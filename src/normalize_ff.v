==> flow/design.v <==
module normalize_ff(
clk,
clr_b,
S_in,
E_in,
P_in,
P_normalized,
);
input	wire		clk;
input	wire		clr_b;  
input 	wire		S_in;  
input	wire	[ 7:0]	E_in;  
input	wire	[47:0]	P_in;  
output	reg	[31:0] 	P_normalized;
reg			S_out;  
reg		[ 7:0]	E_out;  
reg		[22:0]  M_out;  
always @(S_in or E_in or P_in)
begin
	S_out = S_in;
	if (P_in[47]) begin 
		M_out =P_in[46:24];
		E_out = E_in + 1;
	end
	else if (~P_in[47]) begin 
		M_out =P_in[45:23];
		E_out = E_in;
	end
end
always @(posedge clk)
begin: PIPELINE_LATCH
	if (clr_b)
		P_normalized <= {S_out,E_out,M_out};
	else if (~clr_b)
		P_normalized <= 32'bz;
end
endmodule
### Reports on normalize_ff

What the tools print for normalize_ff, step after step.
Lines are those of the file above, counted from 1.
Library cell names are shortened.
The mark - stands for no value.

| design | value |
|---|---|
| design top | normalize_ff |
| clock port | clk |
| cell library | sky130hd |
| corner | tt_025C_1v80 |

### Word level

Yosys after proc, flatten, opt, wreduce and memory -nomap, before mapping. Enables and synchronous resets that opt folds into registers are not counted as muxes. Memory bits, and registers merged into a memory's read port (data or address), are not among the register bits. Print and check cells are not counted. Equal cells are merged and count once.

| storage and ports | value |
|---|---|
| register bits | 32 |
| input port bits | 59 |
| output and inout port bits | 32 |

| operators by class | value |
|---|---|
| $add $sub $neg | 1 |
| muxes and demuxes | 3 |

Operator list:

| kind | count |
|---|---|
| two-way mux 32 bit | 1 |
| two-way mux 23 bit | 1 |
| adder 8 x 1 -> 8 bit with constant B | 1 |
| two-way mux 8 bit | 1 |

### Logic depth

Yosys ltp: most cells in a row. Word level: on the elaborated netlist, between registers, memories and ports. Mapped: between sequential cells and ports; inverters and the memories' decode and read muxes count.

| depth | value |
|---|---|
| depth after elaboration | 3 |
| ABC_AREA | 0 |
| mapped depth | 4 |

### Netlist

Yosys stat after the flow's synthesis: flattened, memories mapped to cells. It holds for the ABC_AREA given above (unset counts as 0); a run with the other value may have another netlist.

Cell types:

| cell | count | area in all (µm²) |
|---|---|---|
| dfxtp_1 | 32 | 640.614 |
| mux2_2 | 24 | 270.259 |
| xnor2_1 | 4 | 35.034 |
| xor2_1 | 3 | 26.275 |
| nand4_4 | 1 | 21.27 |
| ha_1 | 1 | 12.512 |
| nand4_1 | 2 | 12.512 |
| buf_6 | 1 | 11.261 |
| nand2_1 | 3 | 11.261 |
| nor3_2 | 1 | 10.01 |
| buf_4 | 1 | 7.507 |
| and3_1 | 1 | 6.256 |
| buf_2 | 1 | 5.005 |
| nor2_1 | 1 | 3.754 |

| synthesis totals | value |
|---|---|
| standard cells after synthesis | 76 |
| synthesis area | 1,073.5 µm² |
| area of sequential cells | 640.6 µm² |
| flip-flops | 32 |

### Timing after synthesis

Source: OpenSTA report_checks on the synthesized netlist (no wires, ideal clock, input and output delay 20% of the period each), path of least setup slack; recovery checks are left aside. Register names are those of the netlist, which keeps one name where synthesis merged equal registers.

| timing post-synthesis | value |
|---|---|
| kind | input port to flip-flop |
| from | input P_in[47] |
| to | register P_normalized[13] |
| period | 1.05 ns |
| input delay | 0.210 ns |
| launch time at the first pin | 0.210 ns |
| arrival time | 0.819 ns |
| required time | 0.929 ns |
| slack | 0.110 ns |
| delay of the path | 0.730 ns |
| stages | 3 |
| synthesis period reached | 0.94 ns |

"delay of the path" = arrival - input delay + setup time.
"stages" counts driving pins, that of a launching flip-flop among them; a cell with two outputs on the path counts twice.
"synthesis period reached" = period - worst setup slack (recovery checks aside). The figure is calculated, with input and output delays left at 20% of the set period.
Between the ends stands the longest chain of elaborated cells between them, by number of cells; it is not shown to be the way that was timed. Of several equally long chains one is given.
Each line given opens the expression or statement behind the cell; cells for indexed reads and writes are added by Yosys, which also makes memories of some case tables.

| on the way, post-synthesis | value |
|---|---|
| cells stage by stage | buf_6 buf_4 mux2_2 |
| length of the longest elaborated chain | 2 |
| elaborated cells on any way between the ends | 2 |
| classes of those cells | mux: 2 |

Ends and longest elaborated chain, post-synthesis:

| item | line | RTL |
|---|---|---|
| from (decl) | 13 | `input wire [47:0] P_in;` |
| two-way mux 23 bit | - |  |
| two-way mux 32 bit | 32 | `if (clr_b)` |
| to (assign) | 33 | `P_normalized <= {S_out,E_out,M_out};` |
| to (assign) | 35 | `P_normalized <= 32'bz;` |
| to (decl) | 14 | `output reg [31:0] P_normalized;` |

### Path in the finished layout

From the final timing report of flow run 1: the path of least setup slack in the routed layout; clock arrival at registers is part of the times.

| timing post-layout | value |
|---|---|
| kind | flip-flop to output port |
| from | register P_normalized[26] |
| to | output P_normalized[26] |
| period | 0.512 ns |
| launch time at the first pin | 0.33 ns |
| arrival time | 0.77 ns |
| required time | 0.41 ns |
| slack | -0.36 ns |
| stages | 2 |

| on the way, post-layout | value |
|---|---|
| cells stage by stage | dfxtp_2 buf_6 |
| length of the longest elaborated chain | 0 |
| elaborated cells on any way between the ends | 0 |

Ends and longest elaborated chain, post-layout:

| item | line | RTL |
|---|---|---|
| from (decl) | 14 | `output reg [31:0] P_normalized;` |
| from (assign) | 33 | `P_normalized <= {S_out,E_out,M_out};` |
| from (assign) | 35 | `P_normalized <= 32'bz;` |
| to (decl) | 14 |  |

Subject: flow runs of normalize_ff

Hi,

Settings and measured results of 2 stored flow runs for module normalize_ff (sky130hd), not sorted in any way. The constraints put input and output delay at 20% of the set period each and load the outputs with 0.01 pF.
"reached clock period" = clock period - worst setup slack. The figure is calculated, with input and output delays left at 20% of the set period.

#### Flow run 1

| setting | value |
|---|---|
| period_ns | `0.512` |
| CORE_UTILIZATION | `38` |
| SETUP_SLACK_MARGIN | `0.02` |
| PLACE_DENSITY_LB_ADDON | `0.26` |
| CORE_MARGIN | `3` |
| CELL_PAD_IN_SITES_DETAIL_PLACEMENT | `0` |
| GPL_ROUTABILITY_DRIVEN | `0` |
| CTS_CLUSTER_SIZE | `91` |
| CAP_MARGIN | `30` |
| SLEW_MARGIN | `35` |
| MIN_ROUTING_LAYER | `met1` |
| MAX_ROUTING_LAYER | `met5` |

| result | value |
|---|---|
| post-layout utilization | 77.6 % |
| synthesized cell area | 1,073.5 µm² |
| worst setup slack after layout | -0.365 ns |
| reached clock period | 0.877 ns |
| final setup TNS | -11.356 ns |
| area inside the die boundary | 3,498.7 µm² |
| worst hold slack in the final report | 0.064 ns |

#### Flow run 2

| setting | value |
|---|---|
| period_ns | `1.56` |
| CORE_UTILIZATION | `18` |
| SETUP_SLACK_MARGIN | `0.45` |
| CORE_MARGIN | `6` |
| CELL_PAD_IN_SITES_GLOBAL_PLACEMENT | `0` |
| CELL_PAD_IN_SITES_DETAIL_PLACEMENT | `0` |
| TNS_END_PERCENT | `20` |
| GPL_ROUTABILITY_DRIVEN | `1` |
| SLEW_MARGIN | `30` |
| MAX_ROUTING_LAYER | `met4` |
| CAP_MARGIN | `20` |

| result | value |
|---|---|
| post-layout utilization | 33.1 % |
| synthesized cell area | 1,073.5 µm² |
| worst setup slack after layout | 0.407 ns |
| reached clock period | 1.153 ns |
| final setup TNS | 0.000 ns |
| area inside the die boundary | 7,961.1 µm² |
| worst hold slack in the final report | 0.462 ns |

Regards
